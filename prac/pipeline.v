==> flow/design.v <==
`timescale 1ns / 1ps
module pipeline(
	in1,
	in2,
	in3,
	out,
	clk,
	rst_n
);
	input wire [9:0] in1	;
	input wire [9:0] in2	;
	input wire [9:0] in3	;
	input wire clk		;
	input wire rst_n	;
	output reg [11:0] out	;
	reg [10:0] temp_add1	;
	always @(posedge clk, negedge rst_n)
		begin	
		if (~rst_n)
		temp_add1 <= 11'b0;
		else
		temp_add1 <= (in1 + in2);
		end
	reg [9:0] temp_in3	;
	always @(posedge clk, negedge rst_n)
		begin
		if (~rst_n)
		temp_in3 <= 10'b0;
		else
		temp_in3 <= in3;
		end
	always @(posedge clk, negedge rst_n)
		begin
		if (~rst_n)
		out <= 12'b0;
		else
		out <= {1'b0, temp_add1} + {2'b0, temp_in3};
		end	
endmodule		
---- Step by step through the tools: pipeline ----
The steps from the RTL of pipeline to its reports follow in flow order.
Lines are those of the file above, counted from 1.
Library cell names are shortened.
Not given: n/a
inputs
  design top .............................. pipeline
  clock input ............................. clk
  cell library ............................ sky130hd
  corner .................................. tt_025C_1v80

---- Word-level counts ----
Source: Yosys, flattened and elaborated, memories not mapped. Widths are those after wreduce; folded enables and synchronous resets count as part of the registers. Registers that Yosys merges into a memory's read port (data or address) are not register bits. Print and check cells do not count. Equal cells are merged and count once.
cells by class
  add/subtract/negate cells ............... 2
operators with widths
  kind                                       count
  11-bit by 10-bit adder with 12-bit output  1
  10-bit by 10-bit adder with 11-bit output  1
word-level totals
  flip-flop bits (word level) ............. 33
  input bits .............................. 32
  output and inout bits ................... 12

---- Depth ----
Yosys ltp: most cells in a row. Word level: on the elaborated netlist, between registers, memories and ports. Mapped: between sequential cells and ports; inverters and the memories' decode and read muxes count.
logic depth
  depth in word-level cells ............... 1
  ABC_AREA ................................ 0
  mapped depth ............................ 8
  mapped depth without buffers ............ 8

---- Netlist ----
Yosys stat after the flow's synthesis: flattened, memories mapped to cells. It holds for the ABC_AREA given above (unset counts as 0); a run with the other value may have another netlist.
cells by type
  cell type  count  total area (sq um)
  dfrtp_1    33     825.792
  ha_1       20     250.24
  xnor2_1    12     105.101
  a21oi_1    13     65.062
  a21o_1     6      45.043
  fa_1       2      40.038
  xor2_1     4      35.034
  nand2_1    7      26.275
  nor2b_1    4      25.024
  o21a_1     3      22.522
  o21ai_0    4      20.019
  inv_1      5      18.768
  nor2_1     5      18.768
  a21o_2     2      17.517
  a211oi_1   2      15.014
  a221oi_2   1      15.014
  a311oi_2   1      15.014
  or3_1      2      12.512
Other cell types: 11; their cells: 12.
mapped netlist
  mapped cells ............................ 138
  flip-flops .............................. 33
  sequential part of the area ............. 825.8 sq um
  mapped area ............................. 1652.8 sq um

---- Path before layout ----
Path of least setup slack by OpenSTA after synthesis, without wires, with an ideal clock, recovery checks aside; 20% of the period is set as input and as output delay. Where synthesis merged equal registers, the netlist keeps one of their names.
path after synthesis
  kind .................................... reg2reg
  start ................................... reg temp_add1[0]
  end ..................................... reg out[10]
  library setup time ...................... 0.080 ns
  data arrival time ....................... 1.847 ns
  stages .................................. 8
  delay of the path ....................... 1.927 ns
  period .................................. 2.11 ns
  path buffers ............................ 0
  path slack .............................. 0.183 ns
  period reached after synthesis .......... 1.927 ns
"delay of the path" = arrival - input delay + setup time.
"stages": output pins that drive a net of the path, with the launching flip-flop's if there is one; two outputs of one cell count as two.
"period reached after synthesis" = period - worst setup slack (recovery checks aside). The figure is calculated, with input and output delays left at 20% of the set period.
The rows between start and end are the longest chain of elaborated cells between them; the timing report does not say that the signal goes this way. Where chains are equally long, one stands for them.
Each line given opens the expression or statement behind the cell; cells for indexed reads and writes are added by Yosys, which also makes memories of some case tables.
between the ends, after synthesis
  cell sequence ........................... dfrtp_1 -> ha_1 -> fa_1 -> a21o_2 -> a221oi_2 -> o21ai_1 -> a21oi_1 -> xnor2_1
  length of the longest elaborated chain .. 1
  elaborated cells on any way between the ends .. 1
  source lines of those cells ............. 1
RTL lines, path after synthesis
  item                                       RTL line  RTL
  start, declared                            16        reg [10:0] temp_add1 ;
  start, assigned                            20        temp_add1 <= 11'b0;
  start, assigned                            22        temp_add1 <= (in1 + in2);
  11-bit by 10-bit adder with 12-bit output  37        out <= {1'b0, temp_add1} + {2'b0, temp_in3};
  end, assigned                              35        out <= 12'b0;
  end, assigned                              37
  end, declared                              15        output reg [11:0] out ;

---- Path in the finished layout ----
Path of least setup slack in the final report of stored run 2 (OpenROAD, finished layout, wires in). Where an end is a register, its clock arrival counts in the times.
path after layout
  kind .................................... reg2reg
  start ................................... reg temp_in3[0]
  end ..................................... reg out[10]
  stages .................................. 8
  period .................................. 2.24 ns
  path slack .............................. 0.16 ns
  library setup time ...................... 0.07 ns
  data arrival time ....................... 2.33 ns
  path buffers ............................ 0
The rows between start and end are the longest chain of elaborated cells between them; the timing report does not say that the signal goes this way. Where chains are equally long, one stands for them.
between the ends, after layout
  cell sequence ........................... dfrtp_1 -> ha_1 -> fa_1 -> a21o_2 -> a221oi_2 -> o21ai_1 -> a21oi_1 -> xnor2_1
  length of the longest elaborated chain .. 1
  elaborated cells on any way between the ends .. 1
  source lines of those cells ............. 1
RTL lines, path after layout
  item                                       RTL line  RTL
  start, declared                            24        reg [9:0] temp_in3 ;
  start, assigned                            28        temp_in3 <= 10'b0;
  start, assigned                            30        temp_in3 <= in3;
  11-bit by 10-bit adder with 12-bit output  37        out <= {1'b0, temp_add1} + {2'b0, temp_in3};
  end, assigned                              35        out <= 12'b0;
  end, assigned                              37
  end, declared                              15        output reg [11:0] out ;

Subject: flow runs of pipeline

Hi,

pipeline through Yosys and OpenROAD on sky130hd: 2 stored runs, unordered, with their settings and measured results. The constraints put input and output delay at 20% of the set period each and load the outputs with 0.01 pF.
"achieved clock period (ns)": clock period set for the run, less the worst setup slack. It is reckoned from that one timing run; input and output delays stay at 20% of the period that was set.
"finish__power__total": no workload was simulated; the value follows from the tool's default switching activity.

Flow files of stored run 1
==> flow/run.sh <==
#!/bin/bash
# the make line also repeats the synthesis and layout settings of config.mk as NAME=value (left out here)
make -C /OpenROAD-flow-scripts/flow DESIGN_CONFIG=/design/flow/config.mk WORK_HOME=/design/flow/orfs CLKGATE_MAP_FILE= finish
==> flow/config.mk <==
export PLATFORM = sky130hd
export DESIGN_NAME = pipeline
export DESIGN_NICKNAME = pipeline
export VERILOG_FILES = /design/flow/design.v
export SDC_FILE = /design/flow/constraint.sdc
export NUM_CORES = 4
export LEC_CHECK = 0
export ABC_AREA = 0
export CAP_MARGIN = 25
export CELL_PAD_IN_SITES_DETAIL_PLACEMENT = 1
export CELL_PAD_IN_SITES_GLOBAL_PLACEMENT = 2
export CORE_ASPECT_RATIO = 0.72
export CORE_MARGIN = 6
export CORE_UTILIZATION = 61
export CTS_CLUSTER_DIAMETER = 343
export GPL_ROUTABILITY_DRIVEN = 1
export HOLD_SLACK_MARGIN = 0.19
export MAX_ROUTING_LAYER = met5
export PLACE_DENSITY_LB_ADDON = 0.14
export SETUP_SLACK_MARGIN = -0.12
export SLEW_MARGIN = 20
==> flow/constraint.sdc <==
create_clock -name core_clock -period 1.63 [get_ports {clk}]
set_input_delay 0.3260 -clock core_clock [delete_from_list [all_inputs] [get_ports {clk}]]
set_output_delay 0.3260 -clock core_clock [all_outputs]
set_load 0.01 [all_outputs]

report of stored run 1: did not finish, place, FLW-0024

Flow files of stored run 2
==> flow/run.sh <==
#!/bin/bash
# the make line also repeats the synthesis and layout settings of config.mk as NAME=value (left out here)
make -C /OpenROAD-flow-scripts/flow DESIGN_CONFIG=/design/flow/config.mk WORK_HOME=/design/flow/orfs CLKGATE_MAP_FILE= finish
==> flow/config.mk <==
export PLATFORM = sky130hd
export DESIGN_NAME = pipeline
export DESIGN_NICKNAME = pipeline
export VERILOG_FILES = /design/flow/design.v
export SDC_FILE = /design/flow/constraint.sdc
export NUM_CORES = 4
export LEC_CHECK = 0
export CAP_MARGIN = 20
export CELL_PAD_IN_SITES_GLOBAL_PLACEMENT = 1
export CORE_MARGIN = 2
export CORE_UTILIZATION = 52
export CTS_CLUSTER_DIAMETER = 161
export PLACE_DENSITY_LB_ADDON = 0.08
export SETUP_SLACK_MARGIN = -0.17
export SLEW_MARGIN = 30
==> flow/constraint.sdc <==
create_clock -name core_clock -period 2.24 [get_ports {clk}]
set_input_delay 0.4480 -clock core_clock [delete_from_list [all_inputs] [get_ports {clk}]]
set_output_delay 0.4480 -clock core_clock [all_outputs]
set_load 0.01 [all_outputs]

report of stored run 2
yosys chip area after synthesis (um^2): 1652.8
finish__design__die__area: 3645.7
finish__design__instance__area__stdcell: 2234.6
finish__design__instance__utilization: 0.7380
finish__timing__setup__ws: 0.161
finish__timing__setup__tns: 0.000
finish__power__total: 1.769e-03
achieved clock period (ns): 2.079

Regards
