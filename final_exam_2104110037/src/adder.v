==> flow/design.v <==
`timescale 1ns / 1ps
module adder(
	in0,
	in1,
	in2,
	in3,
	clk,
	rst_n,
	out
);
	input wire [13:0] in0;
	input wire [13:0] in1;
	input wire [13:0] in2;
	input wire [13:0] in3;
	input wire clk;
	input wire rst_n;
	output reg [16:0] out;
	reg [14:0] temp_add1;
	reg [14:0] temp_add2;
	always @(posedge clk, negedge rst_n)
	begin
	if(~rst_n)
	temp_add1 <= 15'b0;
	else
	temp_add1 <= (in0 + in1);
	end
	always @(posedge clk, negedge rst_n)
	begin
	if(~rst_n)
	temp_add2 <= 15'b0;
	else
	temp_add2 <= (in2 + in3);
	end
	always @(posedge clk, negedge rst_n)
	begin
	if(~rst_n)
	out <= 17'b0;
	else
	out <= (temp_add1 + temp_add2);
	end
endmodule
[Reports on adder]
Tool output for the design above, in the order of the flow.
Line numbers count from 1 in the design file above.
Operators: Yosys type, input widths -> output width; for muxes data width and select width s.
Library cell names are shortened.
The mark -- stands for no value.
Design
  top: adder
  clock: clk
  cell library: sky130hd
  library corner: tt_025C_1v80

[After elaboration]
Yosys after proc, flatten, opt, wreduce and memory -nomap, before mapping. Enables and synchronous resets that opt folds into registers are not counted as muxes. Memory bits, and registers merged into a memory's read port (data or address), are not among the register bits. Print and check cells are not counted. Equal cells are merged and count once.
Bit counts
  register bits: 46
Cells by class
  add/sub/neg operators: 3
Operators with widths (count)
  $add 14x14->15: 2
  $add 15x15->16: 1

[Longest topological paths]
Yosys ltp: most cells in a row. Word level: on the elaborated netlist, between registers, memories and ports. Mapped: between sequential cells and ports; inverters and the memories' decode and read muxes count.
Depth
  depth after elaboration: 1
  ABC_AREA: 1
  mapped depth: 10
  mapped depth without buffers: 10

[Synthesis result]
Yosys stat after the flow's synthesis: flattened, memories mapped to cells. It holds for the ABC_AREA given above (unset counts as 0); a run with the other value may have another netlist.
Synthesis totals
  standard cells after synthesis: 504
  chip area (Yosys): 3587.2 um2
  flip-flops: 46
Cell types (count)
  dfrtp_1: 46
  nand2_1: 179
  ha_1: 43
  inv_1: 81
  nand3_1: 36
  nor2_1: 38
  a21oi_1: 25
  xor2_1: 13
  xnor2_1: 8
  fa_1: 3
  nand4_1: 8
  nor3_2: 4
  a21oi_2: 3
  nand2_2: 4
  nand3_2: 2
  or2_0: 3
  a21o_1: 2
  nor3_1: 2
Not listed: further types 4, cells in them 4.

[Worst setup path after synthesis]
Source: OpenSTA report_checks on the synthesized netlist (no wires, ideal clock, input and output delay 20% of the period each), path of least setup slack; recovery checks are left aside. Register names are those of the netlist, which keeps one name where synthesis merged equal registers.
Timing path after synthesis
  path kind: input to register
  start point: input port in0[0]
  end point: register temp_add1[12]
  clock period: 2.43 ns
  setup time: 0.117 ns
  data arrival time: 1.572 ns
  data required time: 2.313 ns
  slack: 0.741 ns
  path delay: 1.203 ns
  stages on the path: 8
  buffers on the path: 0
  period reached after synthesis: 1.689 ns
"path delay" is the arrival time less input delay plus setup time.
"stages on the path": output pins that drive a net of the path, with the launching flip-flop's if there is one; two outputs of one cell count as two.
"period reached after synthesis" = period - worst setup slack (recovery checks aside). The figure is calculated, with input and output delays left at 20% of the set period.
The rows between start and end are the longest chain of elaborated cells between them; the timing report does not say that the signal goes this way. Where chains are equally long, one stands for them.
Each line given opens the expression or statement behind the cell; cells for indexed reads and writes are added by Yosys, which also makes memories of some case tables.
On the way, after synthesis
  cell sequence: ha_1 -> fa_1 -> nand3_1 -> nand3_1 -> nand3_1 -> nand3_1 -> nand2_1 -> nand2_1
  cells in the longest elaborated chain: 1
Ends and longest elaborated chain, after synthesis
  start: declaration: line 11  | input wire [13:0] in0;
  $add 14x14->15: line 25  | temp_add1 <= (in0 + in1);
  end: assignment: line 23  | temp_add1 <= 15'b0;
  end: assignment: line 25
  end: declaration: line 18  | reg [14:0] temp_add1;

[Path in the finished layout]
From the final timing report of flow run A: the path of least setup slack in the routed layout; clock arrival at registers is part of the times.
Timing path after layout
  path kind: input to register
  start point: input port in0[0]
  end point: register temp_add1[14]
  clock period: 1.92 ns
  setup time: 0.11 ns
  data arrival time: 1.95 ns
  data required time: 2.11 ns
  slack: 0.16 ns
  stages on the path: 8
  buffers on the path: 2
The rows between start and end are the longest chain of elaborated cells between them; the timing report does not say that the signal goes this way. Where chains are equally long, one stands for them.
On the way, after layout
  cell sequence: clkdlybuf4s50_1 -> ha_1 -> fa_1 -> buf_4 -> nand3_1 -> nand3_1 -> nand2_1 -> nand3_1
  cells in the longest elaborated chain: 1
Ends and longest elaborated chain, after layout
  start: declaration: line 11  | input wire [13:0] in0;
  $add 14x14->15: line 25  | temp_add1 <= (in0 + in1);
  end: assignment: line 23  | temp_add1 <= 15'b0;
  end: assignment: line 25
  end: declaration: line 18  | reg [14:0] temp_add1;

Subject: adder on sky130hd, stored results

Hello all,

Settings and measured results of 2 stored flow runs for module adder (sky130hd), not sorted in any way. The constraints put input and output delay at 20% of the set period each and load the outputs with 0.01 pF.
"achieved clock period (ns)": clock period set for the run, less the worst setup slack. It is reckoned from that one timing run; input and output delays stay at 20% of the period that was set.
"worst setup path time (ns)" is the time allowed to the run's worst setup path (the clock period less input and output delay, where it has them) less its slack. Clock arrival times count: a late capture clock shortens it, a late launch clock lengthens it.

Flow files of flow run A
==> flow/run.sh <==
#!/bin/bash
# the make line also repeats the synthesis and layout settings of config.mk as NAME=value (left out here)
make -C /OpenROAD-flow-scripts/flow DESIGN_CONFIG=/design/flow/config.mk WORK_HOME=/design/flow/orfs CLKGATE_MAP_FILE= finish
==> flow/config.mk <==
export PLATFORM = sky130hd
export DESIGN_NAME = adder
export DESIGN_NICKNAME = adder
export VERILOG_FILES = /design/flow/design.v
export SDC_FILE = /design/flow/constraint.sdc
export NUM_CORES = 4
export LEC_CHECK = 0
export ABC_AREA = 1
export CAP_MARGIN = 20
export CELL_PAD_IN_SITES_DETAIL_PLACEMENT = 0
export CORE_MARGIN = 2
export CORE_UTILIZATION = 45
export CTS_CLUSTER_DIAMETER = 172
export CTS_CLUSTER_SIZE = 23
export PLACE_DENSITY_LB_ADDON = 0.2
export SLEW_MARGIN = 20
==> flow/constraint.sdc <==
create_clock -name core_clock -period 1.92 [get_ports {clk}]
set_input_delay 0.3840 -clock core_clock [delete_from_list [all_inputs] [get_ports {clk}]]
set_output_delay 0.3840 -clock core_clock [all_outputs]
set_load 0.01 [all_outputs]

report of flow run A
yosys chip area after synthesis (um^2): 3587.2
finish__design__die__area: 8702.1
finish__design__instance__area__stdcell: 4654.5
finish__timing__setup__ws: 0.164
finish__timing__hold__ws: 0.028
achieved clock period (ns): 1.756
worst setup path time (ns): 1.37
worst setup path kind: input to register

Flow files of flow run B
==> flow/run.sh <==
#!/bin/bash
# the make line also repeats the synthesis and layout settings of config.mk as NAME=value (left out here)
make -C /OpenROAD-flow-scripts/flow DESIGN_CONFIG=/design/flow/config.mk WORK_HOME=/design/flow/orfs CLKGATE_MAP_FILE= finish
==> flow/config.mk <==
export PLATFORM = sky130hd
export DESIGN_NAME = adder
export DESIGN_NICKNAME = adder
export VERILOG_FILES = /design/flow/design.v
export SDC_FILE = /design/flow/constraint.sdc
export NUM_CORES = 4
export LEC_CHECK = 0
export CAP_MARGIN = 20
export CORE_MARGIN = 2
export CORE_UTILIZATION = 42
export GPL_ROUTABILITY_DRIVEN = 0
export MIN_ROUTING_LAYER = met1
export PLACE_DENSITY_LB_ADDON = 0.28
export SETUP_SLACK_MARGIN = 0.42
export SLEW_MARGIN = 20
==> flow/constraint.sdc <==
create_clock -name core_clock -period 4.08 [get_ports {clk}]
set_input_delay 0.8160 -clock core_clock [delete_from_list [all_inputs] [get_ports {clk}]]
set_output_delay 0.8160 -clock core_clock [all_outputs]
set_load 0.01 [all_outputs]

report of flow run B
yosys chip area after synthesis (um^2): 3120.5
finish__design__die__area: 8135.1
finish__design__instance__area__stdcell: 4083.9
finish__timing__setup__ws: 1.292
finish__timing__hold__ws: 0.436
achieved clock period (ns): 2.788
worst setup path time (ns): 1.97
worst setup path kind: input to register

Thanks
